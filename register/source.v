==> flow/design.v <==
module invert (input wire i, output wire o);
    assign o = !i;
endmodule
module and2 (input wire i0, i1, output wire o);
  assign o = i0 & i1;
endmodule
module mux2x1 (input wire i0, i1, j, output wire o);
  assign o = (j==0)?i0:i1;
endmodule
module d_flip_flop (input wire clk, in, output wire out);
  reg df_out;
  always@(posedge clk) df_out <= in;
  assign out = df_out;
endmodule
module d_flip_flop_reset (input wire clk, reset, in, output wire out);
  wire reset_, df_in;
  invert invert_0 (reset, reset_);
  and2 and2_0 (in, reset_, df_in);
  d_flip_flop df_0 (clk, df_in, out);
endmodule
module d_flip_flop_reset_and_load (input wire clk, reset, load, in, output wire out);
  wire _in;
  mux2x1 mux2_0(out, in, load, _in);
  d_flip_flop_reset dfr_1(clk, reset, _in, out);
endmodule
module mux4x1(input wire i0,i1,i2,i3, input wire s1, s0, output wire o);
wire t0, t1;
mux2x1 mux2_0 (i0, i1, s1, t0);
mux2x1 mux2_1 (i2, i3, s1, t1);
mux2x1 mux2_2 (t0, t1, s0, o);
endmodule
module dff(input wire clk, reset, load, input wire [19:0] in, output wire [19:0] reg_in);
d_flip_flop_reset_and_load _f0(clk, reset, load, in[0], reg_in[0]);
d_flip_flop_reset_and_load _f1(clk, reset, load, in[1], reg_in[1]);
d_flip_flop_reset_and_load _f2(clk, reset, load, in[2], reg_in[2]);
d_flip_flop_reset_and_load _f3(clk, reset, load, in[3], reg_in[3]);
d_flip_flop_reset_and_load _f4(clk, reset, load, in[4], reg_in[4]);
d_flip_flop_reset_and_load _f5(clk, reset, load, in[5], reg_in[5]);
d_flip_flop_reset_and_load _f6(clk, reset, load, in[6], reg_in[6]);
d_flip_flop_reset_and_load _f7(clk, reset, load, in[7], reg_in[7]);
d_flip_flop_reset_and_load _f8(clk, reset, load, in[8], reg_in[8]);
d_flip_flop_reset_and_load _f9(clk, reset, load, in[9], reg_in[9]);
d_flip_flop_reset_and_load _f10(clk, reset, load, in[10], reg_in[10]);
d_flip_flop_reset_and_load _f11(clk, reset, load, in[11], reg_in[11]);
d_flip_flop_reset_and_load _f12(clk, reset, load, in[12], reg_in[12]);
d_flip_flop_reset_and_load _f13(clk, reset, load, in[13], reg_in[13]);
d_flip_flop_reset_and_load _f14(clk, reset, load, in[14], reg_in[14]);
d_flip_flop_reset_and_load _f15(clk, reset, load, in[15], reg_in[15]);
d_flip_flop_reset_and_load _f16(clk, reset, load, in[16], reg_in[16]);
d_flip_flop_reset_and_load _f17(clk, reset, load, in[17], reg_in[17]);
d_flip_flop_reset_and_load _f18(clk, reset, load, in[18], reg_in[18]);
d_flip_flop_reset_and_load _f19(clk, reset, load, in[19], reg_in[19]);
endmodule
module mux(input wire [19:0] reg_in, input wire j1, j0, output wire [19:0] o);
wire [19:0] _inv;
invert _i0(reg_in[0], _inv[0]);
invert _i1(reg_in[1], _inv[1]);
invert _i2(reg_in[2], _inv[2]);
invert _i3(reg_in[3], _inv[3]);
invert _i4(reg_in[4], _inv[4]);
invert _i5(reg_in[5], _inv[5]);
invert _i6(reg_in[6], _inv[6]);
invert _i7(reg_in[7], _inv[7]);
invert _i8(reg_in[8], _inv[8]);
invert _i9(reg_in[9], _inv[9]);
invert _i10(reg_in[10], _inv[10]);
invert _i11(reg_in[11], _inv[11]);
invert _i12(reg_in[12], _inv[12]);
invert _i13(reg_in[13], _inv[13]);
invert _i14(reg_in[14], _inv[14]);
invert _i15(reg_in[15], _inv[15]);
invert _i16(reg_in[16], _inv[16]);
invert _i17(reg_in[17], _inv[17]);
invert _i18(reg_in[18], _inv[18]);
invert _i19(reg_in[19], _inv[19]);
mux4x1 _mux0(reg_in[0], _inv[0], reg_in[1], 1'b0, j1, j0, o[0]);
mux4x1 _mux1(reg_in[1], _inv[1], reg_in[2], reg_in[0], j1, j0, o[1]);
mux4x1 _mux2(reg_in[2], _inv[2], reg_in[3], reg_in[1], j1, j0, o[2]);
mux4x1 _mux3(reg_in[3], _inv[3], reg_in[4], reg_in[2], j1, j0, o[3]);
mux4x1 _mux4(reg_in[4], _inv[4], reg_in[5], reg_in[3], j1, j0, o[4]);
mux4x1 _mux5(reg_in[5], _inv[5], reg_in[6], reg_in[4], j1, j0, o[5]);
mux4x1 _mux6(reg_in[6], _inv[6], reg_in[7], reg_in[5], j1, j0, o[6]);
mux4x1 _mux7(reg_in[7], _inv[7], reg_in[8], reg_in[6], j1, j0, o[7]);
mux4x1 _mux8(reg_in[8], _inv[8], reg_in[9], reg_in[7], j1, j0, o[8]);
mux4x1 _mux9(reg_in[9], _inv[9], reg_in[10], reg_in[8], j1, j0, o[9]);
mux4x1 _mux10(reg_in[10], _inv[10], reg_in[11], reg_in[9], j1, j0, o[10]);
mux4x1 _mux11(reg_in[11], _inv[11], reg_in[12], reg_in[10], j1, j0, o[11]);
mux4x1 _mux12(reg_in[12], _inv[12], reg_in[13], reg_in[11], j1, j0, o[12]);
mux4x1 _mux13(reg_in[13], _inv[13], reg_in[14], reg_in[12], j1, j0, o[13]);
mux4x1 _mux14(reg_in[14], _inv[14], reg_in[15], reg_in[13], j1, j0, o[14]);
mux4x1 _mux15(reg_in[15], _inv[15], reg_in[16], reg_in[14], j1, j0, o[15]);
mux4x1 _mux16(reg_in[16], _inv[16], reg_in[17], reg_in[15], j1, j0, o[16]);
mux4x1 _mux17(reg_in[17], _inv[17], reg_in[18], reg_in[16], j1, j0, o[17]);
mux4x1 _mux18(reg_in[18], _inv[18], reg_in[19], reg_in[17], j1, j0, o[18]);
mux4x1 _mux19(reg_in[19], _inv[19], 1'b0, reg_in[18], j1, j0, o[19]);	
endmodule
module general_purpose_register1(input wire clk,reset,load, input wire [19:0] i, input wire [9:0] j, output wire [19:0] o);
wire [19:0] out;
mux m_0(i, j[0], j[1], out);
dff d_0(clk, reset, load, out, o);
endmodule
module general_purpose_register2(input wire clk,reset,load, input wire [19:0] i, input wire [9:0] j, output wire [19:0] o);
wire [19:0] out;
mux m_0(i, j[0], j[1], out);
dff d_0(clk, reset, load, out, o);
endmodule
module general_purpose_register3(input wire clk,reset,load, input wire [19:0] i, input wire [9:0] j, output wire [19:0] o);
wire [19:0] out;
mux m_0(i, j[0], j[1], out);
dff d_0(clk, reset, load, out, o);
endmodule
module general_purpose_register4(input wire clk,reset,load, input wire [19:0] i, input wire [9:0] j, output wire [19:0] o);
wire [19:0] out;
mux m_0(i, j[0], j[1], out);
dff d_0(clk, reset, load, out, o);
endmodule
module general_purpose_register5(input wire clk,reset,load, input wire [19:0] i, input wire [9:0] j, output wire [19:0] o);
wire [19:0] out;
mux m_0(i, j[0], j[1], out);
dff d_0(clk, reset, load, out, o);
endmodule
module general_purpose_register6(input wire clk,reset,load, input wire [19:0] i, input wire [9:0] j, output wire [19:0] o);
wire [19:0] out;
mux m_0(i, j[0], j[1], out);
dff d_0(clk, reset, load, out, o);
endmodule
module instruction_segment_register(input wire clk,reset,load, input wire [19:0] i, input wire [9:0] j, output wire [19:0] o);
wire [19:0] out;
mux m_0(i, j[0], j[1], out);
dff d_0(clk, reset, load, out, o);
endmodule
module static_segment_register(input wire clk,reset,load, input wire [19:0] i, input wire [9:0] j, output wire [19:0] o);
wire [19:0] out;
mux m_0(i, j[0], j[1], out);
dff d_0(clk, reset, load, out, o);
endmodule
module dynamic_segment_register(input wire clk,reset,load, input wire [19:0] i, input wire [9:0] j, output wire [19:0] o);
wire [19:0] out;
mux m_0(i, j[0], j[1], out);
dff d_0(clk, reset, load, out, o);
endmodule
module instruction_pointer_register(input wire clk,reset,load, input wire [19:0] i, input wire [9:0] j, output wire [19:0] o);
wire [19:0] out;
mux m_0(i, j[0], j[1], out);
dff d_0(clk, reset, load, out, o);
endmodule
module static_pointer_register(input wire clk,reset,load, input wire [19:0] i, input wire [9:0] j, output wire [19:0] o);
wire [19:0] out;
mux m_0(i, j[0], j[1], out);
dff d_0(clk, reset, load, out, o);
endmodule
module dynamic_pointer_register(input wire clk,reset,load, input wire [19:0] i, input wire [9:0] j, output wire [19:0] o);
wire [19:0] out;
mux m_0(i, j[0], j[1], out);
dff d_0(clk, reset, load, out, o);
endmodule
; From RTL to reports: dynamic_segment_register
; The steps from the RTL of dynamic_segment_register to its reports follow in flow order.
; Line numbers count from 1 in the design file above.
; Library cell names are shortened.
; The mark n/a stands for no value.
[design]
top_module = dynamic_segment_register
clock = clk
cell_library = sky130hd
pvt_corner = tt_025C_1v80

; Elaborated design
; Counts by Yosys on the flattened word-level netlist (proc, flatten, opt, wreduce; memories kept). Register bits leave out memories and registers merged into their read ports (data or address); mux counts leave out enables and synchronous resets folded into registers. Print and check cells are left out. Cells with the same type and inputs are merged into one.
[word_totals]
reg_bits = 20
out_inout_bits = 20
[classes]
muxes = 80
n_logic = 20
reduce_and_logical = 21
[op_table]
columns = op, count
row1 = 2-to-1 mux 1 bit, 80
row2 = logical NOT 1 bit, 21
row3 = bitwise AND 1 bit, 20

; Longest topological paths
; Depth = most cells in a row (Yosys ltp): at word level without a register or memory, in the mapped netlist without a sequential cell, where the memories' decode and read muxes count.
[depth]
depth_word = 5
ABC_AREA = 0
mapped_depth = 5

; Synthesis result
; Yosys stat after the flow's synthesis: flattened, memories mapped to cells. It holds for the ABC_AREA given above (unset counts as 0); a run with the other value may have another netlist.
; The area totals of this step are shown rounded.
[by_type]
columns = cell_type, count, area_total_um2
row1 = dfxtp_1, 20, 400.384
row2 = buf_4, 23, 172.666
row3 = o221ai_1, 12, 105.101
row4 = mux2i_1, 10, 100.096
row5 = nor2_1, 18, 67.565
row6 = nand2_1, 17, 63.811
row7 = o21bai_1, 7, 52.55
row8 = a2111oi_2, 3, 45.043
row9 = a21oi_1, 9, 45.043
row10 = buf_6, 4, 45.043
row11 = buf_2, 5, 25.024
row12 = ha_1, 2, 25.024
row13 = o21ai_0, 5, 25.024
row14 = a211oi_1, 3, 22.522
row15 = xor2_1, 2, 17.517
row16 = a21boi_0, 2, 15.014
row17 = inv_1, 4, 15.014
row18 = nand2b_1, 2, 12.512
; Other cell types: 14; their cells: 14.
[mapped]
mapped_cells = 162
synth_area_um2 = 1360
seqArea_um2 = 400
ff_cells = 20
buf_cells = 32
; The figures by module come from a second, unflattened synthesis with its own total; it is not the netlist above.
[hier_totals]
hier_cells = 161
area_unflattened_um2 = 1880
; Rows give one instance, submodules left out.
[by_module]
columns = module, instances, cells, area_um2, seq_area_um2
row1 = mux2x1, 80, 1, 15.0, 0.0
row2 = d_flip_flop, 20, 1, 20.0, 20.0
row3 = invert, 40, 1, 3.8, 0.0
row4 = and2, 20, 1, 6.3, 0.0
row5 = mux, 1, 1, 3.8, 0.0
row6 = d_flip_flop_reset, 20, 0, 0.0, 0.0
row7 = d_flip_flop_reset_and_load, 20, 0, 0.0, 0.0
row8 = dff, 1, 0, 0.0, 0.0
row9 = dynamic_segment_register, 1, 0, 0.0, 0.0
row10 = mux4x1, 20, 0, 0.0, 0.0

; Timing after synthesis
; OpenSTA on the mapped netlist: ideal clock, no wires. The path of least setup slack (recovery checks aside). Input and output delay are each 20% of the period. Register names are those of the netlist, which keeps one name where synthesis merged equal registers.
[synth_timing]
kind = in2reg
startpoint = input port j[0]
endpoint = register d_0._f1.dfr_1.df_0.df_out
clock_period_ns = 1.28
input_delay_ns = 0.256
setup_ns = 0.117
launch_ns = 0.256
t_arrival_ns = 1.000
t_required_ns = 1.163
path_slack_ns = 0.164
delay_ns = 0.861
stages = 5
n_path_buf = 1
period_less_setup_slack_ns = 1.116
; "delay_ns" = arrival - input delay + setup time.
; "stages": output pins that drive a net of the path, with the launching flip-flop's if there is one; two outputs of one cell count as two.
; "period_less_setup_slack_ns" is the clock period less the worst setup slack; recovery checks do not enter. This is arithmetic on one report: input and output delays are still those of the set period (20% each).
; Between the ends stands the longest chain of elaborated cells between them, by number of cells; it is not shown to be the way that was timed. Of several equally long chains one is given.
; Each line given opens the expression or statement behind the cell; cells for indexed reads and writes are added by Yosys, which also makes memories of some case tables.
[synth_via]
path_cell_list = buf_2 inv_1 ha_1 a21boi_0 a22o_1
elab_chain_cells = 4
cells_between = 5
lines_between = 2
classes_between = mux: 4; logic: 1
[synth_lines]
columns = element, line_no
row1 = from (decl), 137  ; module dynamic_segment_register(input wire clk,reset,load, input wire [19:0] i, input wire [9:0] j, output wir ...
row2 = 2-to-1 mux 1 bit (3 in a row), 8  ; assign o = (j==0)?i0:i1;
row3 = bitwise AND 1 bit, 5  ; assign o = i0 & i1;
row4 = to (assign), 12  ; always@(posedge clk) df_out <= in;
row5 = to (decl), 11  ; reg df_out;

; Worst path after layout
; From the final timing report of stored run 1: the path of least setup slack in the routed layout; clock arrival at registers is part of the times.
[layout_timing]
kind = reg2reg
startpoint = register d_0._f9.dfr_1.df_0.df_out
endpoint = register d_0._f9.dfr_1.df_0.df_out
clock_period_ns = 0.765
setup_ns = 0.07
launch_ns = 0.30
t_arrival_ns = 1.22
t_required_ns = 1.00
path_slack_ns = -0.21
stages = 4
n_path_buf = 1
; Between the ends stands the longest chain of elaborated cells between them, by number of cells; it is not shown to be the way that was timed. Of several equally long chains one is given.
[layout_via]
path_cell_list = dfxtp_2 buf_6 or3b_4 o221ai_2
elab_chain_cells = 2
cells_between = 2
lines_between = 2
classes_between = mux: 1; logic: 1
[layout_lines]
columns = element, line_no
row1 = from (decl), 11  ; reg df_out;
row2 = from (assign), 12  ; always@(posedge clk) df_out <= in;
row3 = 2-to-1 mux 1 bit, 8  ; assign o = (j==0)?i0:i1;
row4 = bitwise AND 1 bit, 5  ; assign o = i0 & i1;
row5 = to (assign), 12
row6 = to (decl), 11

Add stored flow runs of dynamic_segment_register

Design dynamic_segment_register on sky130hd. What follows are 2 stored runs of the flow, each under its own settings; their order means nothing. The constraints put input and output delay at 20% of the set period each and load the outputs with 0.01 pF.
"achievedPeriod_ns" means the clock period less the worst setup slack. The figure is calculated, with input and output delays left at 20% of the set period.
"worst_path_allowed_less_slack_ns" is the time allowed to the run's worst setup path (the clock period less input and output delay, where it has them) less its slack. Clock arrival times count: a late capture clock shortens it, a late launch clock lengthens it.
"total_power_uw" rests on the timing tool's default activity at the inputs, not on a simulated workload.
Values from the reports are rounded here.

# stored run 1
==> flow/run.sh <==
#!/bin/bash
# the make line also repeats the synthesis and layout settings of config.mk as NAME=value (left out here)
make -C /OpenROAD-flow-scripts/flow DESIGN_CONFIG=/design/flow/config.mk WORK_HOME=/design/flow/orfs CLKGATE_MAP_FILE= finish
==> flow/config.mk <==
export PLATFORM = sky130hd
export DESIGN_NAME = dynamic_segment_register
export DESIGN_NICKNAME = dynamic_segment_register
export VERILOG_FILES = /design/flow/design.v
export SDC_FILE = /design/flow/constraint.sdc
export NUM_CORES = 4
export LEC_CHECK = 0
export CAP_MARGIN = 20
export CORE_MARGIN = 2
export CORE_UTILIZATION = 40
export SLEW_MARGIN = 20
==> flow/constraint.sdc <==
create_clock -name core_clock -period 0.765 [get_ports {clk}]
set_input_delay 0.1530 -clock core_clock [delete_from_list [all_inputs] [get_ports {clk}]]
set_output_delay 0.1530 -clock core_clock [all_outputs]
set_load 0.01 [all_outputs]

==> stored run 1: results <==
fin_ws_ns=-0.213
achievedPeriod_ns=0.978
worst_path_allowed_less_slack_ns=0.98
worst_setup_path_type="reg2reg"
fin_util_frac=0.743
finalCellArea_um2=2460
total_die_area_um2=3880
synth_chip_area_um2=1360
final_setup_tns_ns=-3.61
total_power_uw=3090

# stored run 2
==> flow/run.sh <==
#!/bin/bash
# the make line also repeats the synthesis and layout settings of config.mk as NAME=value (left out here)
make -C /OpenROAD-flow-scripts/flow DESIGN_CONFIG=/design/flow/config.mk WORK_HOME=/design/flow/orfs CLKGATE_MAP_FILE= finish
==> flow/config.mk <==
export PLATFORM = sky130hd
export DESIGN_NAME = dynamic_segment_register
export DESIGN_NICKNAME = dynamic_segment_register
export VERILOG_FILES = /design/flow/design.v
export SDC_FILE = /design/flow/constraint.sdc
export NUM_CORES = 4
export LEC_CHECK = 0
export CAP_MARGIN = 20
export CELL_PAD_IN_SITES_DETAIL_PLACEMENT = 1
export CORE_ASPECT_RATIO = 1.56
export CORE_MARGIN = 2
export CORE_UTILIZATION = 60
export CTS_CLUSTER_DIAMETER = 31
export GPL_TIMING_DRIVEN = 0
export MAX_ROUTING_LAYER = met4
export SETUP_SLACK_MARGIN = 0.22
export SLEW_MARGIN = 5
==> flow/constraint.sdc <==
create_clock -name core_clock -period 1.23 [get_ports {clk}]
set_input_delay 0.2460 -clock core_clock [delete_from_list [all_inputs] [get_ports {clk}]]
set_output_delay 0.2460 -clock core_clock [all_outputs]
set_load 0.01 [all_outputs]

==> stored run 2: results <==
outcome="no results, placement failed with DPL-0033"
